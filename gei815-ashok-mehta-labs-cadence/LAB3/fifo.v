==> flow/design.v <==
`timescale 1ns/1ps
package EventsRatePackage;
endpackage
interface EventsRateInterface
    #(parameter 
        COUNTER_LENGTH = 24,
        CHANNEL_NUMBER = 2);
    reg   [COUNTER_LENGTH-1:0]  event_count[CHANNEL_NUMBER];
    reg   [CHANNEL_NUMBER-1:0]  enable;
    logic                       read;
    logic                       clear;
    logic                       events_rate_ready;
    modport internal(
        input   enable, read, clear,
        output  events_rate_ready, event_count
    );
    modport external(
        input   events_rate_ready, event_count,
        output  enable, read, clear
    );
endinterface  
`timescale 1ns/1ps
package FIFOPackage;
endpackage
interface FIFOInterface
    #(parameter 
        LENGTH = 68,
        DEPTH_LENGTH  = 4);
    reg   [LENGTH-1:0]    i_data;
    reg   [LENGTH-1:0]    o_data;
    logic                   write;
    logic                   read;
    logic                   clear;
    logic                   full;
    logic                   empty;
    logic                   full_error;
    logic                   empty_error;
    modport internal(
        input   i_data,
        input   write,
        input   read,
        input   clear,
        output  o_data,
        output  full,
        output  empty,
        output  full_error,
        output  empty_error
    );
    modport reader(
        input   o_data,
        input   empty,
        input   empty_error,
        output  read,
        output  clear
    );
    modport writer(
        input   full,
        input   full_error,
        output  i_data,
        output  write,
        output  clear
    );
endinterface  
interface SyncClkInterface #(parameter 
                            COUNTER_SIZE = 19);
logic                           resetCyclic;
logic                           clearError;
logic [COUNTER_SIZE - 1 : 0]    syncCounter;
logic                           errorFlag;
modport internal (
    input  resetCyclic, clearError,
    output syncCounter, errorFlag
);
modport external (
    output resetCyclic, clearError,
    input  syncCounter, errorFlag
);
modport registersSignal (
    input  errorFlag
);
endinterface  
package TDCTypes;
typedef enum bit[3:0]  {
    CHAN_0,
    CHAN_1,
    CHAN_2,
    CHAN_3,
    CHAN_4,
    CHAN_5,
    CHAN_6,
    CHAN_7,
    CHAN_8,
    CHAN_9, 
    CHAN_10,
    CHAN_11,
    CHAN_12,
    CHAN_13,
    CHAN_14,
    CHAN_15 
  } TDC_CHANNEL;
endpackage  
interface TDCInterface;
    logic [31:0]    timestamp, timeOverThreshold;
    TDCTypes::TDC_CHANNEL     chan;
    logic           hasEvent, clear;
    modport internal (
        output timestamp, timeOverThreshold, chan, hasEvent,
        input clear
    );
    modport external (
        input timestamp, timeOverThreshold, chan, hasEvent,
        output clear
    );
endinterface  
package Threshold;
endpackage
interface ThresholdSetterInterface;
    logic [31:0]    threshold;
    logic           write, reset;
    modport writer (
        output threshold, write, reset
    );
    modport reader (
        input threshold, write, reset
    );
endinterface  
package TDCEnablePackage;
endpackage
interface TDC_enable_Interface #(parameter
                            CHANNEL_COUNT = 2);
    logic [31:0]                        activate_channels;
    logic [CHANNEL_COUNT - 1:0]    enable_channels;
    logic                               channel_changed, read_ack, read_active_channel;
    modport internal (
        output enable_channels, read_active_channel,
        input  activate_channels, channel_changed, read_ack
    );
    modport external (
        input  enable_channels, read_active_channel,
        output activate_channels, channel_changed, read_ack
    );
    modport registersSignal (
    input read_active_channel,
    output activate_channels, read_ack
    );
endinterface  
interface UartInterface
    #(parameter 
        DATA_LENGTH = 48);
    logic   [DATA_LENGTH-1:0] data;
    logic                     sig;
    logic                     valid;
    logic                     ready;
    logic                     parity_error;
    modport tx(input  data,
               input  valid,
               output sig,
               output ready);
    modport rx(output data,
               output valid,
               output parity_error,
               input  sig,
               input  ready);
    modport tx_writer(output data,
                      output valid,
                      input  ready);
    modport rx_reader(input  data,
                      input  valid,
                      input  parity_error,
                      output sig,
                      output ready);
endinterface  
package USARTPackage;
endpackage
interface UsartInterface
    #(parameter 
        DATA_LENGTH = 48);
    logic   [DATA_LENGTH-1:0] data;
    logic                     sig;
    logic                     valid;
    logic                     ready;
    logic                     parity_error;
    modport tx(input  data,
               input  valid,
               output sig,
               output ready);
    modport rx(output data,
               output valid,
               output parity_error,
               input  sig,
               input  ready);
    modport tx_writer(output data,
                      output valid,
                      input  ready);
    modport rx_reader(input  data,
                      input  valid,
                      input  parity_error,
                      output sig,
                      output ready);
endinterface  
package CommandManagerPackage;
endpackage
interface CommandManagerInterface
    #(parameter 
        MSG_LENGTH = 48,
        DATA_LENGTH = 32,
        COMMAND_WIDTH = 5
        );
    logic                           data_sent;
    logic                           packet_received;
    logic [COMMAND_WIDTH - 1 : 0]   command;
    logic                           write_register_ack;
    reg [DATA_LENGTH - 1 : 0]       reg_data;
    reg [DATA_LENGTH - 1 : 0]       rx_data;
    logic                           send_data;
    logic [MSG_LENGTH - 1:0]        tx_data;
    logic                           write_register;
    logic                           read_register;
    logic                           read_register_ack;
    modport internal(
        input  data_sent, packet_received, command, write_register_ack, reg_data, rx_data, read_register_ack,
        output send_data, tx_data, write_register, read_register
    );
    modport external(
        output  data_sent, packet_received, command, write_register_ack, reg_data, rx_data, read_register_ack,
        input   send_data, tx_data, write_register, read_register
    );
    modport registersData(
        output write_register_ack, reg_data, read_register_ack,
        input write_register, read_register
    );
endinterface  
interface RegistersManagerInterface #(parameter                        
                            DATA_LENGTH = 32,
                            ADDRWIDTH = 8);
    logic                            writeAck;
    logic [DATA_LENGTH-1:0] 	     readData;
    logic [ADDRWIDTH - 1 : 0]        address;
    logic [DATA_LENGTH - 1 : 0]      writeData;
    logic                            writeEnable;
    logic 		   				     readEnable;
    logic                            writeAdmin;
modport internal (
    input  readData, writeAck,
    output address, writeData, writeEnable, readEnable, writeAdmin
);
modport external (
    output  readData, writeAck,
    input   address, writeData, writeEnable, readEnable, writeAdmin
);
endinterface  
interface UsartManagerInterface
    #(parameter  
        MSG_LENGTH = 48,
        DATA_LENGTH = 32,
        ADDRWIDTH = 8,
        COMMAND_WIDTH = 5
    );
    logic                            send_data;
    logic [MSG_LENGTH - 1:0]         tx_data;
    logic                            data_sent;
    logic                            packet_received;
    reg [COMMAND_WIDTH - 1: 0]       command;
    reg [ADDRWIDTH - 1: 0]           reg_addr;
    reg [DATA_LENGTH - 1: 0]         rx_data;
    modport internal(
        input  send_data, tx_data,
        output data_sent, packet_received, command, reg_addr, rx_data
    );
    modport external(
        output send_data, tx_data,
        input  data_sent, packet_received, command, reg_addr, rx_data
    );
    modport registersData(
        input reg_addr, rx_data
    );
endinterface  
module fifo (fifo_data_out,fifo_full,fifo_empty,fifo_write,fifo_read,clk,rst_,
             fifo_data_in);
parameter fifo_depth=8;
parameter fifo_width=8;
output logic [(fifo_width-1):0] fifo_data_out;
output logic fifo_full, fifo_empty;
input  logic fifo_write, fifo_read, clk, rst_;
input  logic [(fifo_width-1):0] fifo_data_in;
logic [(fifo_width-1):0] fifomem [0:(fifo_depth-1)];
logic [3:0] wr_ptr, rd_ptr;
logic [3:0] cnt;                         
always @(posedge clk or negedge rst_)
  if (!rst_) begin
    rd_ptr  <= 0;                          
    wr_ptr  <= 0;
    cnt   <= 0;
    fifo_empty <= 1;
    fifo_full  <= 0;
  end
  else begin
    case ({fifo_write, fifo_read})
      2'b00: ;      
      2'b01: begin  
               if (cnt>0) begin          
                 rd_ptr <= rd_ptr + 1;       
                 cnt  <= cnt  - 1;       
               end                       
               if (cnt==1) fifo_empty <= 1;   
               fifo_full <= 0;
             end
      2'b10: begin  
               if (cnt< fifo_depth) begin        
                 fifomem[wr_ptr] <= fifo_data_in;
                 wr_ptr <= wr_ptr + 1;
                 cnt  <= cnt  + 1;
               end
               if (cnt>=(fifo_depth-1)) fifo_full <= 1;   
               fifo_empty <= 0;
             end
      2'b11:  
               if (cnt>(fifo_depth-1)) begin
                 rd_ptr  <= rd_ptr + 1;
                 cnt   <= cnt  - 1;
               end
               else if (cnt<1) begin
                 fifomem[wr_ptr] <= fifo_data_in;
                 wr_ptr  <= wr_ptr + 1;
                 cnt   <= cnt  + 1;
               end
               else begin
                 fifomem[wr_ptr] <= fifo_data_in;
                 wr_ptr  <= wr_ptr + 1;
                 rd_ptr  <= rd_ptr + 1;
               end
    endcase
  end
assign fifo_data_out = fifomem[rd_ptr];
endmodule
==> Step by step through the tools: fifo <==
Tool output for the design above, in the order of the flow.
Lines are those of the file above, counted from 1.
Operators carry their Yosys type and port widths (W data, S select, Z words).
Cell names lack the library's common part.
{ "design": {"design": "fifo", "clock": "clk", "library": "sky130hd", "pvt_corner": "tt_025C_1v80"} }

==> Word-level counts <==
Source: Yosys, flattened and elaborated. Widths are those after wreduce. Registers that Yosys merges into a memory's read port (data or address) are not register bits. Print and check cells do not count. Equal cells are merged and count once.
{ "word_totals": {"regBits": 78, "latch_bits": 0, "ramBits": 0, "rom_bits": 0, "clocked_rd_ports_x_width": 0, "memories": 0, "inputBits": 12, "output_inout_bits": 10, "elab_cells": 108} }
{ "op_classes": {"n_addsub": 4, "mul": 0, "div_mod_pow": 0, "n_cmp": 5, "eq_ne": 25, "shifts": 0, "n_mux": 49, "logic": 0, "reduce_and_logical": 12} }
{ "ops": {"columns": ["op", "n"], "rows": [
  ["$mux W8", 24],
  ["$pmux W8 S2", 8],
  ["$pmux W8 S8", 1],
  ["$mux W4", 9],
  ["$eq A3 B3 Y1 const B", 8],
  ["$pmux W4 S2", 2],
  ["$eq A3 B2 Y1 const B", 4],
  ["$add A4 B1 Y4 const B", 3],
  ["$pmux W4 S3", 1],
  ["$ne A2 B2 Y1 const B", 5],
  ["$reduce_and A4 Y1", 2],
  ["$reduce_bool A2 Y1", 3],
  ["$eq A3 B1 Y1 const B", 2],
  ["$ne A3 B3 Y1 const B", 2],
  ["$logic_not A3 Y1", 2],
  ["$reduce_and A3 Y1", 2],
  ["$eq A2 B2 Y1 const B", 2],
  ["$reduce_and A2 Y1", 2],
  ["$sub A4 B1 Y4 const B", 1],
  ["$gt A4 B1 Y1 const B", 1],
  ["$lt A4 B1 Y1 const B", 1],
  ["$eq A4 B1 Y1 const B", 1],
  ["$ge A4 B3 Y1 const B", 1],
  ["$gt A4 B3 Y1 const B", 1],
  ["$lt A4 B4 Y1 const B", 1],
  ["$pmux W1 S2", 2],
  ["$reduce_bool A3 Y1", 1],
  ["$eq A2 B1 Y1 const B", 1],
  ["$mux W1", 2]
]} }

==> Longest topological paths <==
Depth = most cells in a row (Yosys ltp): at word level without a register or memory, in the mapped netlist without a sequential cell, where the memories' decode and read muxes count.
{ "depth": {"ltp_word": 4, "ABC_AREA": 0, "mapped_depth": 8, "depth_no_buf": 6} }

==> Mapped cells and area <==
Yosys stat after the flow's synthesis: flattened, memories mapped to cells. It holds for the ABC_AREA given above (unset counts as 0); a run with the other value may have another netlist.
Totals and module areas in this step are rounded.
{ "mapped": {"mapped_cells": 219, "mapped_area_um2": 3270, "seq_area_um2": 2220, "ffs": 76, "n_buf": 10} }
{ "types": {"columns": ["cell", "n", "type_area_um2"], "rows": [
  ["edfxtp_1", 64, 1.92E+03],
  ["dfrtp_1", 11, 275.264],
  ["ha_1", 16, 200.192],
  ["mux2_2", 8, 90.086],
  ["a221oi_1", 8, 70.067],
  ["nand2_1", 14, 52.55],
  ["a22o_1", 5, 43.792],
  ["a31oi_1", 7, 43.792],
  ["nor2_1", 11, 41.29],
  ["a222oi_1", 4, 40.038],
  ["o21ai_0", 8, 40.038],
  ["and3_1", 6, 37.536],
  ["inv_1", 10, 37.536],
  ["mux2_1", 3, 33.782],
  ["a21oi_1", 6, 30.029],
  ["mux2i_1", 3, 30.029],
  ["dfstp_2", 1, 26.275],
  ["xnor2_1", 3, 26.275]
]} }
Other cell types: 21; their cells: 31.

==> Path before layout <==
Source: OpenSTA report_checks on the synthesized netlist (no wires, ideal clock, input and output delay 20% of the period each), path of least setup slack; recovery checks are left aside. Register names are those of the netlist, which keeps one name where synthesis merged equal registers.
{ "synth_timing": {"path_type": "register to output", "startpoint": "reg rd_ptr[2]", "endpoint": "out fifo_data_out[1]", "tclk_ns": 1.87, "out_delay_ns": 0.374, "t_first_pin_ns": 0.000, "arrival_ns": 1.629, "required_ns": 1.496, "setup_slack_ns": -0.133, "path_delay_ns": 1.629, "path_stages": 9, "n_path_buf": 3, "synth_period_reached_ns": 2.003} }
"path_delay_ns" = arrival - input delay + setup time.
At an output port there is no setup time.
"path_stages" counts driving pins, that of a launching flip-flop among them; a cell with two outputs on the path counts twice.
"synth_period_reached_ns" = period - worst setup slack (recovery checks aside). The figure is calculated, with input and output delays left at 20% of the set period.
The rows between start and end are the longest chain of elaborated cells between them; the timing report does not say that the signal goes this way. Where chains are equally long, one stands for them.
Each line given opens the expression or statement behind the cell; cells for indexed reads and writes are added by Yosys, which also makes memories of some case tables.
At most two assigning lines are given for a register; there are more.
{ "synth_via": {"path_cell_list": "dfrtp_1 > buf_6 > buf_2 > inv_1 > ha_1 > buf_1 > a22o_1 > a221oi_1 > a31oi_1", "elab_chain_cells": 2, "cells_between": 9, "cone_lines": 1, "classes_between": "7 x eq/ne; 1 x mux; 1 x reduce/logical"} }
{ "synth_lines": {"columns": ["element", "line", "source"], "rows": [
  ["start, declared", 287, "logic [3:0] wr_ptr, rd_ptr;"],
  ["start, assigned", 302, "rd_ptr <= rd_ptr + 1;"],
  ["start, assigned", 319, "rd_ptr  <= rd_ptr + 1;"],
  ["$eq A3 B3 Y1", 334, "assign fifo_data_out = fifomem[rd_ptr];"],
  ["$pmux W8 S8", 334, null],
  ["end, declared", 282, "output logic [(fifo_width-1):0] fifo_data_out;"]
]} }

==> Timing after layout <==
From the final timing report of record 1: the path of least setup slack in the routed layout; clock arrival at registers is part of the times.
{ "layout_timing": {"path_type": "register to output", "startpoint": "reg rd_ptr[1]", "endpoint": "out fifo_data_out[6]", "tclk_ns": 1.64, "out_delay_ns": 0.33, "t_first_pin_ns": 0.34, "arrival_ns": 2.01, "required_ns": 1.31, "setup_slack_ns": -0.70, "path_stages": 8, "n_path_buf": 2} }
The rows between start and end are the longest chain of elaborated cells between them; the timing report does not say that the signal goes this way. Where chains are equally long, one stands for them.
At most two assigning lines are given for a register; there are more.
{ "layout_via": {"path_cell_list": "dfrtp_2 > buf_4 > ha_4 > ha_4 > a222oi_1 > nand2_1 > o22a_1 > buf_2", "elab_chain_cells": 2, "cells_between": 9, "cone_lines": 1, "classes_between": "7 x eq/ne; 1 x mux; 1 x reduce/logical"} }
{ "layout_lines": {"columns": ["element", "line", "source"], "rows": [
  ["start, declared", 287, "logic [3:0] wr_ptr, rd_ptr;"],
  ["start, assigned", 302, "rd_ptr <= rd_ptr + 1;"],
  ["start, assigned", 319, "rd_ptr  <= rd_ptr + 1;"],
  ["$eq A3 B3 Y1", 334, "assign fifo_data_out = fifomem[rd_ptr];"],
  ["$pmux W8 S8", 334, null],
  ["end, declared", 282, "output logic [(fifo_width-1):0] fifo_data_out;"]
]} }

Ticket comment

2 stored runs of fifo in the flow (synthesis by Yosys, layout by OpenROAD, sky130hd cells), in arbitrary order. Constraints: input delay and output delay 20% of the set period each, output load 0.01 pF.
"period reached" = clock period - worst setup slack. The figure is calculated, with input and output delays left at 20% of the set period.
"time of the worst setup path" = time allowed to the worst setup path (clock period - input delay - output delay, where it has them) - its slack; a late launch clock adds to it, a late capture clock takes from it.
"power consumption" rests on the timing tool's default activity at the inputs, not on a simulated workload.
Results are given in rounded form.

==> record 1: settings <==
{ "period_ns": 1.64, "CORE_UTILIZATION": 50, "SETUP_SLACK_MARGIN": 0.25, "PLACE_DENSITY": 0.44, "CORE_ASPECT_RATIO": 0.87, "CORE_MARGIN": 3, "CTS_CLUSTER_SIZE": 87, "CAP_MARGIN": 20, "SLEW_MARGIN": 20 }
==> record 1: results <==
power consumption: 0.00765 W
utilization after layout: 74.7 %
total negative slack: -5.31 ns
mapped cell area after synthesis: 3270 um^2
overall die area: 7560 um^2
std-cell area (final layout): 4570 um^2
time of the worst setup path: 2.01 ns
critical path kind: register to output
period reached: 2.342 ns
lowest setup slack: -0.702 ns

==> record 2: settings <==
{ "period_ns": 1.67, "CORE_UTILIZATION": 45, "PLACE_DENSITY_LB_ADDON": 0.13, "CORE_ASPECT_RATIO": 1.99, "CORE_MARGIN": 6, "ABC_AREA": 0, "GPL_ROUTABILITY_DRIVEN": 0, "CTS_CLUSTER_DIAMETER": 106, "MIN_ROUTING_LAYER": "met1", "MAX_ROUTING_LAYER": "met5", "CAP_MARGIN": 20, "SLEW_MARGIN": 20 }
==> record 2: results <==
power consumption: 0.0077 W
overall die area: 9590 um^2
total negative slack: -5.01 ns
lowest setup slack: -0.736 ns
std-cell area (final layout): 4430 um^2
utilization after layout: 63.4 %
time of the worst setup path: 2.07 ns
critical path kind: register to output
period reached: 2.406 ns
mapped cell area after synthesis: 3270 um^2
